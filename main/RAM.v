==> flow/design.v <==
`timescale 1ns / 1ps
module RAM #( parameter DATA_WIDTH = 32, ADDRESS_WIDTH = 12, DEPTH = 20) (
    input wire                     clk,
    input wire                     wEn,
    input wire [ADDRESS_WIDTH-1:0] addr,
    input wire [DATA_WIDTH-1:0]    dataIn,
    output reg [DATA_WIDTH-1:0]    dataOut = 0,
    input wire                     newGame,
    input wire [5:0]               distance,
    input wire                     goActuator);
    reg[DATA_WIDTH-1:0] MemoryArray[0:DEPTH-1];
    integer i;
    initial begin
        for (i = 0; i < DEPTH; i = i + 1) begin
            MemoryArray[i] <= 0;
        end
    end
    always @(posedge clk) begin
        if(wEn) begin
            MemoryArray[addr] <= dataIn;
        end else begin
            dataOut <= MemoryArray[addr];
        end
        MemoryArray[0] <= {31'b0, newGame};
        MemoryArray[2] <= {31'b0, goActuator};
        if (distance != 0) begin
            MemoryArray[1] <= {26'b0, distance};
        end
    end
endmodule
## Tool chain data of RAM

The steps from the RTL of RAM to its reports follow in flow order.
Lines are those of the file above, counted from 1.
Library cell names are shortened.
Not given: -

- Top: RAM
- Clock input: clk
- Library: sky130hd
- Timing corner: tt_025C_1v80

## Elaborated design

Yosys after proc, flatten, opt, wreduce and memory -nomap, before mapping. Enables and synchronous resets that opt folds into registers are not counted as muxes. Memory bits, and registers merged into a memory's read port (data or address), are not among the register bits. Print and check cells are not counted. Equal cells are merged and count once.
Yosys's memory passes give these memory sizes; they may raise the number of words (mostly to a power of two), join words into wider ones and drop unused or constant bits.

- RAM bits: 640
- Output and inout port bits: 32
- Register bits after elaboration: 0
- Memory cells: 1
- Cells after elaboration: 8

Memory list:

| memory | words | bits a word | RTL line | RTL |
|---|---|---|---|---|
| MemoryArray | 20 | 32 | 11 | `reg[DATA_WIDTH-1:0] MemoryArray[0:DEPTH-1];` |

- Multiplexer cells: 5
- Reduce/logical cells: 2

Operators with widths:

| kind | number |
|---|---|
| 32-bit two-way mux | 2 |
| 6-bit nonzero test | 1 |
| 5-bit two-way mux | 1 |
| 1-bit two-way mux | 2 |
| 1-bit logical NOT | 1 |

## Depth

Longest topological path by Yosys (ltp), each cell counted once; first at word level (registers and memories cut), then after technology mapping (sequential cells cut; the memories' decode and read muxes count).

- Word-level depth: 2
- ABC_AREA: 0
- Gate-level depth with buffers: 7
- Mapped depth without buffers: 4

## Synthesis result

The flow's flattened synthesis, as Yosys stat reports it; memories are mapped. The netlist is that of the ABC_AREA named above (0 if unset); the other value can give another one.

Cells by type:

| cell | number | total area (um^2) |
|---|---|---|
| edfxtp_1 | 582 | 1.75E+04 |
| mux2i_1 | 188 | 1.88E+03 |
| mux4_2 | 35 | 788.256 |
| o22ai_1 | 92 | 575.552 |
| dfxtp_1 | 28 | 560.538 |
| mux2_2 | 32 | 360.346 |
| a221oi_1 | 30 | 262.752 |
| nand2_1 | 57 | 213.955 |
| buf_2 | 37 | 185.178 |
| nor2_1 | 45 | 168.912 |
| o21ai_1 | 30 | 150.144 |
| a21oi_1 | 27 | 135.13 |
| clkbuf_1 | 26 | 97.594 |
| a21o_1 | 6 | 45.043 |
| buf_1 | 12 | 45.043 |
| nor3_1 | 7 | 35.034 |
| nand3b_1 | 4 | 30.029 |
| nand4bb_1 | 2 | 22.522 |

Not listed: further types 18, cells in them 23.

- Cell area after synthesis: 23192.2 um^2
- Flip-flop cells: 610
- Buffer cells: 76
- Cell count: 1263
- Area of sequential cells: 18037.3 um^2

## Timing after synthesis

Source: OpenSTA report_checks on the synthesized netlist (no wires, ideal clock, input and output delay 20% of the period each), path of least setup slack; recovery checks are left aside. Register names are those of the netlist, which keeps one name where synthesis merged equal registers.

- Path kind: input-to-reg
- From: in addr[1]
- To: mem MemoryArray[3][0]
- Stages on the path: 6
- Delay of the path: 3620 ps
- Setup slack: 2396 ps
- Path buffers: 3
- External input delay: 1504 ps
- Time at the first pin: 1504 ps
- Period: 7520 ps
- Required time: 7059 ps
- Arrival: 4663 ps
- Synthesis period reached: 5124 ps

"delay of the path" = arrival - input delay + setup time.
"stages on the path" counts driving pins, that of a launching flip-flop among them; a cell with two outputs on the path counts twice.
"synthesis period reached" = period - worst setup slack (recovery checks aside). The figure is calculated, with input and output delays left at 20% of the set period.
The rows between start and end are the longest chain of elaborated cells between them; the timing report does not say that the signal goes this way. Where chains are equally long, one stands for them.
A line is the first line of the expression or statement that the cell stems from. Yosys adds cells for indexed reads and writes and turns some case tables into memories.

- Cell sequence: buf_2 buf_2 buf_2 nand3b_1 or2_1 nor3_1
- Cells in the longest elaborated chain: 1
- Elaborated cells between the ends (all ways): 1
- RTL lines with such cells: 1
- Classes of those cells: 1 x mux

Ends and longest elaborated chain, after synthesis:

| item | RTL line | RTL |
|---|---|---|
| from (decl) | 5 | `input wire [ADDRESS_WIDTH-1:0] addr,` |
| 5-bit two-way mux | 19 | `if(wEn) begin` |
| to (decl) | 11 | `reg[DATA_WIDTH-1:0] MemoryArray[0:DEPTH-1];` |

## Worst path after layout

Path of least setup slack in the final report of run 1 (OpenROAD, finished layout, wires in). Where an end is a register, its clock arrival counts in the times.
The report prints the path's times to 10 ps; the period is as set.

- Path kind: input-to-reg
- From: in addr[1]
- To: reg dataOut[10]
- Time at the first pin: 1830 ps
- Arrival: 5060 ps
- Setup slack: 4440 ps
- Period: 9170 ps
- Stages on the path: 6
- Path buffers: 3
- Required time: 9500 ps
- External input delay: 1830 ps

- Cell sequence: buf_8 buf_4 buf_12 mux2_2 a221oi_1 o21ai_1

Ends and longest elaborated chain, after layout:

| item | RTL line | RTL |
|---|---|---|
| from (decl) | 5 | `input wire [ADDRESS_WIDTH-1:0] addr,` |
| to (decl) | 7 | `output reg [DATA_WIDTH-1:0]    dataOut = 0,` |

Chain of elaborated cells between the ends: none given.

==> results <==
Measured results for RAM: 2 stored runs of the Yosys and OpenROAD flow on sky130hd. The settings differ; the order carries no meaning. The constraints put input and output delay at 20% of the set period each and load the outputs with 0.01 pF.
"achieved period" is the run's clock period less its worst setup slack. It is reckoned from that one timing run; input and output delays stay at 20% of the period that was set.
"allowed time less slack (worst setup path)" = time allowed to the worst setup path (clock period - input delay - output delay, where it has them) - its slack; a late launch clock adds to it, a late capture clock takes from it.
"total design power" is the tool's figure for a default switching activity; nothing was simulated.
"allowed time less slack (worst setup path)" is known to 10 ps.

### Run 1

==> flow/run.sh <==
#!/bin/bash
# the make line also repeats the synthesis and layout settings of config.mk as NAME=value (left out here)
make -C /OpenROAD-flow-scripts/flow DESIGN_CONFIG=/design/flow/config.mk WORK_HOME=/design/flow/orfs CLKGATE_MAP_FILE= finish
==> flow/config.mk <==
export PLATFORM = sky130hd
export DESIGN_NAME = RAM
export DESIGN_NICKNAME = RAM
export VERILOG_FILES = /design/flow/design.v
export SDC_FILE = /design/flow/constraint.sdc
export NUM_CORES = 4
export LEC_CHECK = 0
export CAP_MARGIN = 20
export CORE_MARGIN = 2
export CORE_UTILIZATION = 52
export GPL_ROUTABILITY_DRIVEN = 1
export PLACE_DENSITY = 0.53
export SETUP_SLACK_MARGIN = 0.53
export SLEW_MARGIN = 5
==> flow/constraint.sdc <==
create_clock -name core_clock -period 9.17 [get_ports {clk}]
set_input_delay 1.8340 -clock core_clock [delete_from_list [all_inputs] [get_ports {clk}]]
set_output_delay 1.8340 -clock core_clock [all_outputs]
set_load 0.01 [all_outputs]

Results of run 1:
- Achieved period: 4729 ps
- Cell area after synthesis: 23192.2 um^2
- Total design power: 5.654 mW
- Area inside the die boundary: 46306.7 um^2
- Setup TNS: 0 ps
- Setup slack of the critical path: 4441 ps
- Post-route worst hold slack: 454 ps
- Utilization after routing: 0.603
- Allowed time less slack (worst setup path): 2900 ps
- Critical path type: input-to-reg

### Run 2

==> flow/run.sh <==
#!/bin/bash
# the make line also repeats the synthesis and layout settings of config.mk as NAME=value (left out here)
make -C /OpenROAD-flow-scripts/flow DESIGN_CONFIG=/design/flow/config.mk WORK_HOME=/design/flow/orfs CLKGATE_MAP_FILE= finish
==> flow/config.mk <==
export PLATFORM = sky130hd
export DESIGN_NAME = RAM
export DESIGN_NICKNAME = RAM
export VERILOG_FILES = /design/flow/design.v
export SDC_FILE = /design/flow/constraint.sdc
export NUM_CORES = 4
export LEC_CHECK = 0
export ABC_AREA = 1
export CAP_MARGIN = 20
export CORE_MARGIN = 5
export CORE_UTILIZATION = 71
export CTS_CLUSTER_SIZE = 23
export GPL_TIMING_DRIVEN = 1
export MAX_ROUTING_LAYER = met4
export PLACE_DENSITY_LB_ADDON = 0.2
export SETUP_SLACK_MARGIN = 0.42
export SLEW_MARGIN = 40
export TNS_END_PERCENT = 95
==> flow/constraint.sdc <==
create_clock -name core_clock -period 5.11 [get_ports {clk}]
set_input_delay 1.0220 -clock core_clock [delete_from_list [all_inputs] [get_ports {clk}]]
set_output_delay 1.0220 -clock core_clock [all_outputs]
set_load 0.01 [all_outputs]

Results of run 2:
- Achieved period: 3348 ps
- Cell area after synthesis: 24841.3 um^2
- Total design power: 10.347 mW
- Area inside the die boundary: 38828.7 um^2
- Setup TNS: 0 ps
- Setup slack of the critical path: 1762 ps
- Post-route worst hold slack: 448 ps
- Utilization after routing: 0.809
- Allowed time less slack (worst setup path): 2330 ps
- Critical path type: input-to-reg
